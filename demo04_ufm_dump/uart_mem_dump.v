==> flow/design.v <==
module uart_mem_dump
(
	input clk,
	input nreset,
	output reg [ADDR_W-1:0] mem_addr,
	input wire [DATA_W-1:0] mem_data,
	output reg mem_read,	 
	input wire mem_waitrequest,
	input wire mem_readdatavalid,
	output reg [7:0] uart_data,
	output reg uart_valid,
	input wire uart_ready
);
parameter ADDR_W = 17;
parameter DATA_W = 32;
parameter ADDR_MIN = 17'h0;
parameter ADDR_MAX = 17'd79871;
reg [DATA_W-1:0] mem_data_q;
localparam ADDR_BYTES = (ADDR_W + 7) / 8;
localparam DATA_BYTES = (DATA_W + 7) / 8;
wire [ADDR_BYTES*8-1:0] addr_ex = { {(ADDR_BYTES*8-ADDR_W) {1'b0}}, mem_addr};
wire [DATA_BYTES*8-1:0] data_ex = { {(DATA_BYTES*8-DATA_W) {1'b0}}, mem_data_q};
function [7:0] Nibble_to_Char;
	input [3:0] in;
begin
	case (in)
		4'b0000: Nibble_to_Char =  "0";
		4'b0001: Nibble_to_Char =  "1";
		4'b0010: Nibble_to_Char =  "2";
		4'b0011: Nibble_to_Char =  "3";
		4'b0100: Nibble_to_Char =  "4";
		4'b0101: Nibble_to_Char =  "5";
		4'b0110: Nibble_to_Char =  "6";
		4'b0111: Nibble_to_Char =  "7";
		4'b1000: Nibble_to_Char =  "8";
		4'b1001: Nibble_to_Char =  "9";
		4'b1010: Nibble_to_Char =  "A";
		4'b1011: Nibble_to_Char =  "B";
		4'b1100: Nibble_to_Char =  "C";
		4'b1101: Nibble_to_Char =  "D";
		4'b1110: Nibble_to_Char =  "E";
		4'b1111: Nibble_to_Char =  "F";
	endcase
end
endfunction
localparam S_W 		= 4;
localparam S_IDLE 	= 4'd0;
localparam S_NEWLINE	= 4'd1;
localparam S_ADDR		= 4'd2;
localparam S_SEP		= 4'd3;
localparam S_READ		= 4'd4;
localparam S_SPACE	= 4'd5;
localparam S_NIBBLE	= 4'd6;
localparam S_DONE		= 4'd7;
reg [S_W-1:0] state;
reg [3:0] cnt;  
reg [3:0] word_cnt;  
task Goto_State;
	input [S_W-1:0] next;
begin
	state <= next;
	case (next)
		S_NEWLINE: begin
			uart_data <= 8'h0D;
			uart_valid <= 1'b1;
		end
		S_ADDR: begin
			uart_data <= Nibble_to_Char(
				addr_ex[((ADDR_BYTES*2-cnt)*4-1) -: 4]
			);
			uart_valid <= 1'b1;
			cnt <= cnt + 1'b1;
		end
		S_SEP: begin
			uart_data <= ":";
			uart_valid <= 1'b1;
		end
		S_SPACE: begin
			uart_data <= " ";
			uart_valid <= 1'b1;
		end
		S_READ: begin
			mem_read <= 1'b1;
		end
		S_NIBBLE: begin
			uart_data <= Nibble_to_Char(
				data_ex[(cnt^1'b1)*4+3 -: 4]
			);
			uart_valid <= 1'b1;
			cnt <= cnt + 1'b1;
		end
		S_DONE: begin
		end
	endcase
end
endtask
always @(posedge clk or negedge nreset)
	if (~nreset) begin
		mem_addr 	<= ADDR_MIN;
		mem_read 	<= 1'b0;
		uart_data 	<= 8'b0;
		uart_valid 	<= 1'b0;
		cnt			<= 4'b0;
		word_cnt		<= 4'b0;
		mem_data_q	<= {DATA_W{1'b0}};
		state 		<= S_IDLE;
	end else begin
		if (uart_valid) begin
			uart_valid <= 1'b0;
		end else
		if (mem_read) begin
			mem_read <= 1'b0;
		end else
		case (state)
			S_IDLE:
				Goto_State(S_NEWLINE);
			S_NEWLINE:
				if (uart_ready) begin
					Goto_State(S_ADDR);
				end
			S_ADDR:
				if (uart_ready) begin
					if (cnt == ADDR_BYTES*2) begin
						cnt <= 4'b0;
						Goto_State(S_SEP);
					end else begin
						Goto_State(S_ADDR);
					end
				end
			S_SEP:
				if (uart_ready) begin
					if (!mem_waitrequest) begin
						Goto_State(S_READ);
					end
				end
			S_READ:
				if (mem_readdatavalid) begin
					mem_data_q <= mem_data;
					mem_addr <= mem_addr + 1'b1;
					Goto_State(S_SPACE);
				end
			S_SPACE:
				if (uart_ready) begin
					Goto_State(S_NIBBLE);
				end
			S_NIBBLE:
				if (uart_ready) begin
					if (cnt == DATA_BYTES*2) begin
						cnt <= 4'b0;
						if (mem_addr == ADDR_MAX) begin
							Goto_State(S_DONE);
						end else begin
							if (word_cnt == 4'b11) begin
								word_cnt <= 4'b0;
								Goto_State(S_NEWLINE);
							end else begin
								word_cnt <= word_cnt + 4'b1;
								Goto_State(S_READ);
							end
						end
					end else begin
						if (cnt & 1'b1) begin
							Goto_State(S_NIBBLE);
						end else begin
							Goto_State(S_SPACE);
						end
					end
				end
			S_DONE: begin
			end
		endcase
	end
endmodule
# Step by step through the tools: uart_mem_dump
# The steps from the RTL of uart_mem_dump to its reports follow in flow order.
# Line numbers count from 1 in the design file above.
# Library cell names are shortened.
# The mark - stands for no value.
[setup]
design = "uart_mem_dump"
clock = "clk"
library = "sky130hd"
pvt_corner = "tt_025C_1v80"

# After elaboration
# Yosys after proc, flatten, opt, wreduce and memory -nomap, before mapping. Memory bits, and registers merged into a memory's read port (data or address), are not among the register bits. Print and check cells are not counted.
# Memory sizes are those after Yosys's memory passes, which may raise the word count (mostly to a power of two), join words into wider ones and drop unused or constant bits.
[classes]
add_sub_neg = 10
equal = 21
n_shift = 2
muxes = 49
logic = 4
reduce_logical = 12
[ops]
columns = ["op", "count"]
rows = [
  ["8-bit two-way mux", 10],
  ["4-bit two-way mux", 14],
  ["8-bit case mux with 6-bit select", 1],
  ["32-bit by 9-bit variable part select with 4-bit output", 1],
  ["4-bit case mux with 7-bit select", 1],
  ["24-bit by 10-bit variable part select with 4-bit output", 1],
  ["10-bit AND reduction", 2],
  ["17-bit by 1-bit adder with 17-bit output (second input constant)", 1],
  ["17-bit equality test (second input constant)", 1],
  ["4-bit by 3-bit equality test with 1-bit output (second input constant)", 4],
  ["1-bit two-way mux", 16],
  ["2-bit != test (second input constant)", 7],
  ["4-bit by 2-bit equality test with 1-bit output (second input constant)", 3],
  ["6-bit AND reduction", 2],
  ["4-bit case mux with 3-bit select", 1],
  ["9-bit by 4-bit subtractor with 10-bit output (second input constant)", 1],
  ["3-bit != test (second input constant)", 3],
  ["8-bit by 2-bit adder with 9-bit output (second input constant)", 1],
  ["8-bit by 3-bit subtractor with 9-bit output (second input constant)", 1],
  ["3-bit two-way mux", 3],
  ["4-bit by 1-bit adder with 4-bit output (second input constant)", 2],
  ["7-bit by 1-bit adder with 8-bit output (second input constant)", 1],
  ["7-bit by 2-bit subtractor with 8-bit output (second input constant)", 1],
  ["6-bit by 2-bit adder with 7-bit output (second input constant)", 1],
  ["7-bit AND reduction", 1],
  ["7-bit nonzero test", 1],
  ["6-bit nonzero test", 1],
  ["3-bit by 4-bit subtractor with 5-bit output (first input constant)", 1],
]
# Not listed: further kinds 12, cells in them 15.
[bits]
register_bits = 71
mem_bits_ro = 448
memories = 4
inputBits = 37
output_inout_bits = 27
elab_cells = 111
[memory_table]
columns = ["name", "words", "width", "read_ports", "wr", "line", "rtl"]
rows = [
  ["(no name shown)", 16, 7, 1, 0, 26, "case (in)"],
  ["(no name shown)", 16, 7, 1, 0, 26, ""],
  ["(no name shown)", 16, 7, 1, 0, 26, ""],
  ["(no name shown)", 16, 7, 1, 0, 26, ""],
]

# Logic depth
# Depth = most cells in a row (Yosys ltp): at word level without a register or memory, in the mapped netlist without a sequential cell, where the memories' decode and read muxes count.
[logic_depth]
ltp_word = 8
ABC_AREA = 0
ltp_mapped = 14
ltp_nobuf = 11

# Mapped cells and area
# Yosys stat after the flow's synthesis: flattened, memories mapped to cells. It holds for the ABC_AREA given above (unset counts as 0); a run with the other value may have another netlist.
# Totals and module areas in this step are rounded.
[by_type]
columns = ["cell", "count", "type_area_um2"]
rows = [
  ["dfrtp_1", 72, 1.8E+03],
  ["mux2_2", 34, 382.867],
  ["mux4_2", 7, 157.651],
  ["mux2i_1", 13, 130.125],
  ["nand2_1", 34, 127.622],
  ["ha_1", 10, 125.12],
  ["xnor2_1", 13, 113.859],
  ["nor2_1", 28, 105.101],
  ["a21oi_1", 15, 75.072],
  ["nand4_1", 9, 56.304],
  ["inv_1", 14, 52.55],
  ["nand3_1", 9, 45.043],
  ["o21ai_0", 9, 45.043],
  ["and3_1", 7, 43.792],
  ["xor2_1", 5, 43.792],
  ["a31oi_1", 6, 37.536],
  ["o211ai_1", 5, 37.536],
  ["nor3_1", 7, 35.034],
]
# Other cell types: 44; their cells: 80.
[mapped]
mapped_cells = 377
mapped_area_um2 = 4020
seq_area_um2 = 1830
ff_cells = 73
buffers = 19

# Timing after synthesis
# OpenSTA on the mapped netlist: ideal clock, no wires. The path of least setup slack (recovery checks aside). Input and output delay are each 20% of the period. Register names are those of the netlist, which keeps one name where synthesis merged equal registers.
[synth_path]
path_type = "reg-to-reg"
start = "register cnt[0]"
end = "register uart_data[0]"
period_ns = 3.39
setup_time_ns = 0.126
launch_ns = 0.000
t_arrival_ns = 2.547
required_time_ns = 3.264
setup_slack_ns = 0.717
delay_ns = 2.673
stages = 14
synth_period_reached_ns = 2.673
# "delay_ns" = arrival - input delay + setup time.
# "stages" counts driving pins, that of a launching flip-flop among them; a cell with two outputs on the path counts twice.
# "synth_period_reached_ns" = period - worst setup slack (recovery checks aside). The figure is calculated, with input and output delays left at 20% of the set period.
# The rows between start and end are the longest chain of elaborated cells between them; the timing report does not say that the signal goes this way. Where chains are equally long, one stands for them.
# A line is the first line of the expression or statement that the cell stems from. Yosys adds cells for indexed reads and writes and turns some case tables into memories.
# A memory read counts as a cell of the chain, while the word-level depth stops at memories.
# At most two assigning lines are given for a register; there are more.
[synth_between]
path_cell_list = "dfrtp_1 -> buf_6 -> buf_6 -> inv_1 -> ha_1 -> clkbuf_1 -> nor3_1 -> a31oi_1 -> or2_2 -> inv_1 -> ha_1 -> nand2_1 -> o211ai_1 -> o32a_1"
elab_chain_len = 10
cone_cells = 27
cone_lines = 11
cone_classes = "7 x add/sub; 4 x eq/ne; 2 x shift; 8 x mux; 1 x logic; 1 x reduce/logical; 4 x memory"
[synth_lines]
columns = ["element", "line", "rtl"]
rows = [
  ["from (decl)", 56, "reg [3:0] cnt;"],
  ["from (assign)", 103, "cnt <= 4'b0;"],
  ["from (assign)", 124, "cnt <= 4'b0;"],
  ["1-bit NOT", "-", ""],
  ["6-bit by 2-bit adder with 7-bit output", 87, "data_ex[(cnt^1'b1)*4+3 -: 4]"],
  ["7-bit by 1-bit adder with 8-bit output", 87, ""],
  ["8-bit by 3-bit subtractor with 9-bit output", 87, ""],
  ["32-bit by 9-bit variable part select with 4-bit output", 87, ""],
  ["memory 16 x 7 bit", 26, "case (in)"],
  ["8-bit two-way mux", 162, "if (cnt & 1'b1) begin"],
  ["8-bit two-way mux", 148, "if (cnt == DATA_BYTES*2) begin"],
  ["8-bit two-way mux", 147, "if (uart_ready) begin"],
  ["8-bit case mux with 6-bit select", 114, "case (state)"],
  ["to (assign)", 101, "uart_data <= 8'b0;"],
  ["to (decl)", 10, "output reg [7:0] uart_data,"],
]

# Path in the finished layout
# Path of least setup slack in the final report of entry A (OpenROAD, finished layout, wires in). Where an end is a register, its clock arrival counts in the times.
[layout_path]
path_type = "reg-to-reg"
start = "register cnt[1]"
end = "register uart_data[0]"
period_ns = 2.7
setup_time_ns = 0.11
launch_ns = 0.34
t_arrival_ns = 2.76
required_time_ns = 2.93
setup_slack_ns = 0.17
stages = 11
# The rows between start and end are the longest chain of elaborated cells between them; the timing report does not say that the signal goes this way. Where chains are equally long, one stands for them.
# A memory read counts as a cell of the chain, while the word-level depth stops at memories.
# At most two assigning lines are given for a register; there are more.
[layout_between]
path_cell_list = "dfrtp_1 -> buf_4 -> inv_1 -> ha_1 -> buf_4 -> nor3_1 -> a311o_1 -> buf_4 -> nor2_1 -> o21a_1 -> o32a_1"
elab_chain_len = 9
cone_cells = 26
cone_lines = 11
cone_classes = "7 x add/sub; 4 x eq/ne; 2 x shift; 8 x mux; 1 x reduce/logical; 4 x memory"
[layout_lines]
columns = ["element", "line", "rtl"]
rows = [
  ["from (decl)", 56, "reg [3:0] cnt;"],
  ["from (assign)", 103, "cnt <= 4'b0;"],
  ["from (assign)", 124, "cnt <= 4'b0;"],
  ["3-bit by 4-bit subtractor with 5-bit output", 69, "addr_ex[((ADDR_BYTES*2-cnt)*4-1) -: 4]"],
  ["7-bit by 2-bit subtractor with 8-bit output", 69, ""],
  ["8-bit by 2-bit adder with 9-bit output", 69, ""],
  ["9-bit by 4-bit subtractor with 10-bit output", 69, ""],
  ["24-bit by 10-bit variable part select with 4-bit output", 69, ""],
  ["memory 16 x 7 bit", 26, "case (in)"],
  ["8-bit two-way mux", 123, "if (cnt == ADDR_BYTES*2) begin"],
  ["8-bit two-way mux", 122, "if (uart_ready) begin"],
  ["8-bit case mux with 6-bit select", 114, "case (state)"],
  ["to (assign)", 101, "uart_data <= 8'b0;"],
  ["to (decl)", 10, "output reg [7:0] uart_data,"],
]

# Top module uart_mem_dump; platform sky130hd; tools Yosys and OpenROAD; 2 stored runs in no particular order. Input and output delays are each 20% of the period that was set; the output load is 0.01 pF.
# "achieved_period_ns" is the run's clock period less its worst setup slack. It is reckoned from that one timing run; input and output delays stay at 20% of the period that was set.
# "worst_path_allowed_less_slack_ns" means the part of the period allowed to the worst setup path (the constraints hold back 20% at inputs and 20% at outputs) less its slack; where the path has registers, the arrival times of their clocks count too.
# By "fin_power_mw" is meant OpenSTA's value without simulated activity: inputs other than the clock are taken to toggle once in ten clock periods, and the tool carries that through the logic.
# The results are shown rounded.

[[run]]
name = "entry A"
[run.settings]
period_ns = 2.7
SETUP_SLACK_MARGIN = -0.05
CAP_MARGIN = 20
CORE_MARGIN = 2
CORE_UTILIZATION = 40
SLEW_MARGIN = 20
[run.results]
synth_chip_area_um2 = 4020
die_um2 = 10900
achieved_period_ns = 2.533
fin_power_mw = 5.46
post_route_stdcell_area_um2 = 5110
worst_path_allowed_less_slack_ns = 2.53
critical_path_kind = "reg-to-reg"
worstSetupSlack_ns = 0.167
layout_utilization_pct = 52.2
total_negative_slack_ns = 0.000

[[run]]
name = "entry B"
[run.settings]
period_ns = 2.25
CORE_UTILIZATION = 46
SETUP_SLACK_MARGIN = -0.1
PLACE_DENSITY_LB_ADDON = 0.12
CORE_MARGIN = 10
CELL_PAD_IN_SITES_DETAIL_PLACEMENT = 2
ABC_AREA = 1
GPL_TIMING_DRIVEN = 1
GPL_ROUTABILITY_DRIVEN = 0
CTS_CLUSTER_SIZE = 75
CTS_CLUSTER_DIAMETER = 207
CAP_MARGIN = 10
SLEW_MARGIN = 20
[run.results]
outcome = "did not finish, placement stopped with DPL-0033"
