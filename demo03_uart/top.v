==> flow/design.v <==
module top (
	input CLK12M,
	input USER_BTN,
	output reg [7:0] LED,
	inout [8:1] PIO,
	inout [5:0] BDBUS,
	inout [14:0] D
);
wire voted;
wire tx;
wire rx;
wire nreset;
assign nreset = USER_BTN;
wire clk;
assign clk = CLK12M;
reg [7:0] q;
wire [7:0] d;
reg source_ready;
wire source_valid;
reg sink_valid;
wire sink_ready;
assign rx = BDBUS[0];  
assign BDBUS[1] = tx;  
assign D[0] = rx;
assign D[1] = voted;
assign D[2] = sink_valid;
assign D[3] = sink_ready;
assign D[4] = tx;
uart_rx U2 (
	.nreset(nreset),
	.clk(CLK12M),
	.rx(BDBUS[0]),
	.rx_data(d),
	.rx_valid(source_valid),
	.rx_ready(source_ready),
	.voted_o(voted)
);	
uart_tx U1 (
	.nreset(nreset),
	.clk(CLK12M),
	.tx_valid(sink_valid),
	.tx_ready(sink_ready),
	.tx_data(q),
	.tx(tx)
);
always @(posedge CLK12M or negedge nreset)
	if (~nreset) begin
		LED <= 8'b0;
	end else begin
		if (sink_ready & sink_valid) begin
			LED <=  q;
		end
	end
always @(posedge CLK12M or negedge nreset)
	if (~nreset) begin
		q = 8'b0;
		source_ready <= 1'b1;
		sink_valid <= 1'b0;
	end else begin
		if (source_ready & source_valid) begin
			if (d >= "a" && d <= "z") begin
				q <= d - ("a" - "A");
			end else begin
				q <= d;
			end
			sink_valid <= 1'b1;
			source_ready <= 1'b0;
		end
		if (sink_ready & sink_valid) begin
			sink_valid <= 1'b0;
			source_ready <= 1'b1;
		end
	end
endmodule
module uart_rx #(
	parameter clk_freq = 12000000,
	parameter baud_rate =  115200
)  (
	input wire nreset,
	input wire clk,
	output reg rx_valid,
	input wire rx_ready,
	output wire [7:0] rx_data,
	output wire [7:0] cmax_o,
	output wire voted_o,
	input wire rx
);
parameter NBITS = 10;  
localparam prescaler = clk_freq / baud_rate - 1;
reg [3:0] bit_cnt;
reg [9:0] sreg;
assign rx_data = sreg[7:1];
reg [NBITS-1:0] counter;  
reg [NBITS-1:0] cmax;
reg [NBITS-1:0] popcnt_h0;  
reg [NBITS-1:0] popcnt_h1;  
reg nbusy;
reg voted;
assign cmax_o = cmax[NBITS-1:NBITS-8];
assign voted_o = voted;
always @(posedge clk or negedge nreset)
	if (~nreset) begin
		nbusy     <= 1'b1;
		rx_valid     <= 1'b0;
		popcnt_h0 <= 'b0;  
		popcnt_h1 <= 'b0;
		counter   <= 'b0;
		cmax		 <= prescaler;  
		voted     <= 1'b1;  
		bit_cnt   <= 4'd0;
		sreg      <= 10'b0;
	end else begin
		if (nbusy) begin
			if (rx_ready) begin
				if (~rx) begin
					nbusy   <= 1'b0;
					cmax 	  <= prescaler;
					counter <= 'b0;
				end
				rx_valid   <= 1'b0;
			end
		end else begin
			if (counter == cmax) begin
				if (bit_cnt == 4'd9) begin
					nbusy   <= 1'b1;
					bit_cnt <= 4'd0;
					voted   <= 1'b1;
					rx_valid   <= 1'b1;
				end else begin
					bit_cnt <= bit_cnt + 4'd1;
				end
				counter <= 'b0;
				popcnt_h0 <= 'b0;
				popcnt_h1 <= 'b0;
				if ((popcnt_h0 + popcnt_h1) > (cmax >> 1)) begin
					voted  <= 1'b1;
					sreg   <= {1'b1, sreg[9:1]};  
					if (popcnt_h0 < popcnt_h1) begin
						cmax <= cmax + 1'b1;
					end else if (popcnt_h0 < popcnt_h1) begin
						cmax <= cmax - 1'b1;
					end
				end else begin
					voted <= 1'b0;
					sreg  <= {1'b0, sreg[9:1]};  
					if (popcnt_h0 < popcnt_h1) begin
						cmax <= cmax - 1'b1;
					end else if (popcnt_h0 < popcnt_h1) begin
						cmax <= cmax + 1'b1;
					end
				end
			end else begin
				counter <= counter + 1'b1;
				if (counter < (cmax>>1)) begin
					if (rx) popcnt_h0 <= popcnt_h0 + 1'b1;
				end else begin
					if (rx) popcnt_h1 <= popcnt_h1 + 1'b1;
				end
			end
		end
	end
endmodule
module uart_tx (
	input wire nreset,
	input wire clk,
	input wire tx_valid,
	output reg tx_ready,
	input wire [7:0] tx_data,
	output reg tx
);
parameter clk_freq = 12000000;
parameter baud_rate =  115200;
parameter width = 8;  
localparam prescaler = clk_freq / baud_rate - 1;
reg [width-1:0] counter;  
reg [width-1:0] cmax;
reg [3:0] bit_counter;  
reg [7:0] bit_sreg;
always @(posedge clk or negedge nreset)
	if (~nreset) begin
		tx <= 1'b1;  
		tx_ready <= 1'b1;
		counter 	<= 8'b0;
		cmax		<= prescaler;
		bit_counter <= 4'b0;
		bit_sreg	<= 8'b0;
	end else begin
		if (tx_ready) begin
			if (tx_valid) begin
				tx_ready <= 1'b0;
				counter 	<= 8'b0;
				cmax		<= prescaler;
				tx <= 1'b0;  
				bit_sreg <= tx_data;
			end
		end else begin
			if (counter == cmax) begin
				counter <= 8'b0;
				if (bit_counter == 4'd9) begin  
					bit_counter <= 4'b0;
					tx_ready <= 1'b1;
				end else if (bit_counter == 4'd8) begin  
					tx <= 1'b1;
					bit_counter <= bit_counter + 4'b1;
				end else begin  
					tx <= bit_sreg[0];  
					bit_sreg <= {1'b0, bit_sreg[7:1]};  
					bit_counter <= bit_counter + 4'b1;
				end
			end else begin
				counter <= counter + 8'b1;
			end
		end
	end
endmodule
From RTL to reports: top. The steps from the RTL of top to its reports follow in flow order. Line numbers count from 1 in the design file above. A cell with -- has no value.

Design top: top. Clock port: CLK12M. Standard-cell library: sky130hd. Library corner: tt_025C_1v80.

Word-level counts. Source: Yosys, flattened and elaborated, memories not mapped. Widths are those after wreduce. Registers that Yosys merges into a memory's read port (data or address) are not register bits. Print and check cells do not count. Equal cells are merged and count once.

The entry for $lt $le $gt $ge reads 5. Under bitwise gates (word level) stands 4. Equal/unequal tests: 11. Under mux-type cells stands 52. The entry for reductions and logical operators reads 17. Under add/subtract/negate cells stands 10.

Operators with widths (count): 2-to-1 mux 10 bit (18); 2-to-1 mux 8 bit (9); adder 10 x 1 -> 10 bit with constant B (4); 2-to-1 mux 1 bit (23); nonzero test 2 bit (7); AND reduction 3 bit (4); == test 4 bit with constant B (3); subtractor 10 x 1 -> 10 bit with constant B (1); adder 10 bit (1); less-than comparator 10 bit (1); == test 10 bit (1); greater-than comparator 10 x 9 -> 1 bit (1); less-than comparator 10 x 9 -> 1 bit (1); adder 4 x 1 -> 4 bit with constant B (2); AND reduction 4 bit (2); subtractor 7 x 6 -> 8 bit with constant B (1); adder 8 x 1 -> 8 bit with constant B (1); == test 8 x 7 -> 1 bit with constant B (1); 2-to-1 mux 4 bit (2); >= comparator 7 bit with constant B (1); <= comparator 7 bit with constant B (1); != test 2 x 1 -> 1 bit with constant B (3); != test 2 bit with constant B (3); AND reduction 2 bit (3); bitwise AND 1 bit (2); NOT 1 bit (2); logical AND 1 bit (1).

For input port bits the number is 2. For output and inout bits the number is 37. The entry for cells after elaboration reads 117. For register bits the number is 97.

Depth. Depth = most cells in a row (Yosys ltp): at word level without a register or memory, in the mapped netlist without a sequential cell, where the memories' decode and read muxes count.

Under depth in word-level cells stands 5. For ABC_AREA the number is 1. Under mapped depth stands 34. The figure for depth with buffers taken out is 34.

Netlist. Source: synth_stat.txt of the flow (Yosys; design flattened, memories mapped). It holds for the ABC_AREA given above (unset counts as 0); a run with the other value may have another netlist. Totals and module areas in this step are rounded.

Cells by type: sky130_fd_sc_hd__dfrtp_1 (count 86, total area 2.15E+03 µm²); sky130_fd_sc_hd__nand2_1 (count 197, total area 739.459 µm²); sky130_fd_sc_hd__ha_1 (count 50, total area 625.6 µm²); sky130_fd_sc_hd__xor2_1 (count 38, total area 332.819 µm²); sky130_fd_sc_hd__inv_1 (count 87, total area 326.563 µm²); sky130_fd_sc_hd__nand3_1 (count 54, total area 270.259 µm²); sky130_fd_sc_hd__dfstp_2 (count 10, total area 262.752 µm²); sky130_fd_sc_hd__nor2_1 (count 61, total area 228.97 µm²); sky130_fd_sc_hd__o21ai_0 (count 36, total area 180.173 µm²); sky130_fd_sc_hd__a21oi_1 (count 26, total area 130.125 µm²); sky130_fd_sc_hd__o21ai_1 (count 18, total area 90.086 µm²); sky130_fd_sc_hd__nor3_1 (count 17, total area 85.082 µm²); sky130_fd_sc_hd__nand2_2 (count 10, total area 62.56 µm²); sky130_fd_sc_hd__o211ai_1 (count 8, total area 60.058 µm²); sky130_fd_sc_hd__nand4_1 (count 9, total area 56.304 µm²); sky130_fd_sc_hd__xnor2_1 (count 6, total area 52.55 µm²); sky130_fd_sc_hd__fa_1 (count 2, total area 40.038 µm²); sky130_fd_sc_hd__buf_4 (count 5, total area 37.536 µm²).

Other cell types: 30; their cells: 68.

Area of sequential cells: 2415 µm². For standard cells after synthesis the number is 788. Under flip-flop cells stands 96. The entry for buffers reads 16. For cell area after synthesis the number is 6235 µm².

Worst setup path after synthesis. Source: OpenSTA report_checks on the synthesized netlist (no wires, ideal clock, input and output delay 20% of the period each), path of least setup slack; recovery checks are left aside. Register names are those of the netlist, which keeps one name where synthesis merged equal registers.

Path type: register -> register. Start: reg U2.popcnt_h0[0]. End: reg U2.cmax[6]. The figure for data required time is 5959 ps. Under period stands 6020 ps. The figure for stages is 28. The figure for library setup time is 61 ps. Setup slack: 1862 ps. The figure for time at the first pin is 0 ps. Under arrival time stands 4097 ps. For delay of the path the number is 4158 ps. The figure for buffers on the path is 0. For synthesis period reached the number is 4158 ps.

"delay of the path" is the arrival time less input delay plus setup time. "stages": output pins that drive a net of the path, with the launching flip-flop's if there is one; two outputs of one cell count as two. "synthesis period reached" = period - worst setup slack (recovery checks aside). The figure is calculated, with input and output delays left at 20% of the set period. Between the ends stands the longest chain of elaborated cells between them, by number of cells; it is not shown to be the way that was timed. Of several equally long chains one is given. A line is the first line of the expression or statement that the cell stems from. Yosys adds cells for indexed reads and writes and turns some case tables into memories. A register here has more assigning lines than the two given.

Path through: sky130_fd_sc_hd__dfrtp_1 > sky130_fd_sc_hd__ha_1 > sky130_fd_sc_hd__fa_1 > sky130_fd_sc_hd__a21oi_1 > sky130_fd_sc_hd__o21bai_1 > sky130_fd_sc_hd__nand2_1 > sky130_fd_sc_hd__o311ai_0 > sky130_fd_sc_hd__xor2_1 > sky130_fd_sc_hd__ha_1 > sky130_fd_sc_hd__nand2_1 > sky130_fd_sc_hd__nor2_1 > sky130_fd_sc_hd__nand2_1 > sky130_fd_sc_hd__o21ai_0 > sky130_fd_sc_hd__inv_1 > sky130_fd_sc_hd__nand2_1 > sky130_fd_sc_hd__nand2_1 > sky130_fd_sc_hd__nand3_1 > sky130_fd_sc_hd__inv_1 > sky130_fd_sc_hd__ha_1 > sky130_fd_sc_hd__nand2_1 > sky130_fd_sc_hd__o21ai_0 > sky130_fd_sc_hd__nand2_1 > sky130_fd_sc_hd__nand2_1 > sky130_fd_sc_hd__a21oi_1 > sky130_fd_sc_hd__or2_2 > sky130_fd_sc_hd__nand3_1 > sky130_fd_sc_hd__nand2_2 > sky130_fd_sc_hd__nand2_1. Under length of the longest elaborated chain stands 5. Under elaborated cells on any way between the ends stands 10. Classes of those cells: add/sub: 1; compare: 2; mux: 5; reduce/logical: 2.

RTL lines, path after synthesis: from (decl) (RTL line 95) `reg [NBITS-1:0] popcnt_h0;`; from (assign) (RTL line 105) `popcnt_h0 <= 'b0;`; from (assign) (RTL line 155) `if (rx) popcnt_h0 <= popcnt_h0 + 1'b1;`; adder 10 bit (RTL line 135) `if ((popcnt_h0 + popcnt_h1) > (cmax >> 1)) begin`; greater-than comparator 10 x 9 -> 1 bit (RTL line 135); 2-to-1 mux 10 bit (RTL line 135); 2-to-1 mux 10 bit (RTL line 123) `if (counter == cmax) begin`; 2-to-1 mux 10 bit (RTL line 113) `if (nbusy) begin`; to (assign) (RTL line 108) `cmax <= prescaler;`; to (assign) (RTL line 117) `cmax <= prescaler;`; to (decl) (RTL line 94) `reg [NBITS-1:0] cmax;`.

==> runs of top <==
top on sky130hd: 2 stored runs with different settings, listed in no order. Input and output delays are each 20% of the period that was set; the output load is 0.01 pF.

Files of flow run 1:
==> flow/run.sh <==
#!/bin/bash
# the make line also repeats the synthesis and layout settings of config.mk as NAME=value (left out here)
make -C /OpenROAD-flow-scripts/flow DESIGN_CONFIG=/design/flow/config.mk WORK_HOME=/design/flow/orfs CLKGATE_MAP_FILE= finish
==> flow/config.mk <==
export PLATFORM = sky130hd
export DESIGN_NAME = top
export DESIGN_NICKNAME = top
export VERILOG_FILES = /design/flow/design.v
export SDC_FILE = /design/flow/constraint.sdc
export NUM_CORES = 4
export LEC_CHECK = 0
export ABC_AREA = 1
export CAP_MARGIN = 20
export CELL_PAD_IN_SITES_DETAIL_PLACEMENT = 0
export CORE_MARGIN = 2
export CORE_UTILIZATION = 37
export MIN_ROUTING_LAYER = met1
export PLACE_DENSITY = 0.37
export SLEW_MARGIN = 20
==> flow/constraint.sdc <==
create_clock -name core_clock -period 5.53 [get_ports {CLK12M}]
set_input_delay 1.1060 -clock core_clock [delete_from_list [all_inputs] [get_ports {CLK12M}]]
set_output_delay 1.1060 -clock core_clock [all_outputs]
set_load 0.01 [all_outputs]

Outcome of flow run 1: not finished: routing ended with error RSZ-0074.

Files of flow run 2:
==> flow/run.sh <==
#!/bin/bash
# the make line also repeats the synthesis and layout settings of config.mk as NAME=value (left out here)
make -C /OpenROAD-flow-scripts/flow DESIGN_CONFIG=/design/flow/config.mk WORK_HOME=/design/flow/orfs CLKGATE_MAP_FILE= finish
==> flow/config.mk <==
export PLATFORM = sky130hd
export DESIGN_NAME = top
export DESIGN_NICKNAME = top
export VERILOG_FILES = /design/flow/design.v
export SDC_FILE = /design/flow/constraint.sdc
export NUM_CORES = 4
export LEC_CHECK = 0
export CAP_MARGIN = 20
export CORE_MARGIN = 2
export CORE_UTILIZATION = 40
export SETUP_SLACK_MARGIN = 1.31
export SLEW_MARGIN = 20
==> flow/constraint.sdc <==
create_clock -name core_clock -period 6.08 [get_ports {CLK12M}]
set_input_delay 1.2160 -clock core_clock [delete_from_list [all_inputs] [get_ports {CLK12M}]]
set_output_delay 1.2160 -clock core_clock [all_outputs]
set_load 0.01 [all_outputs]

Outcome of flow run 2: not finished: routing ended with error RSZ-0074.
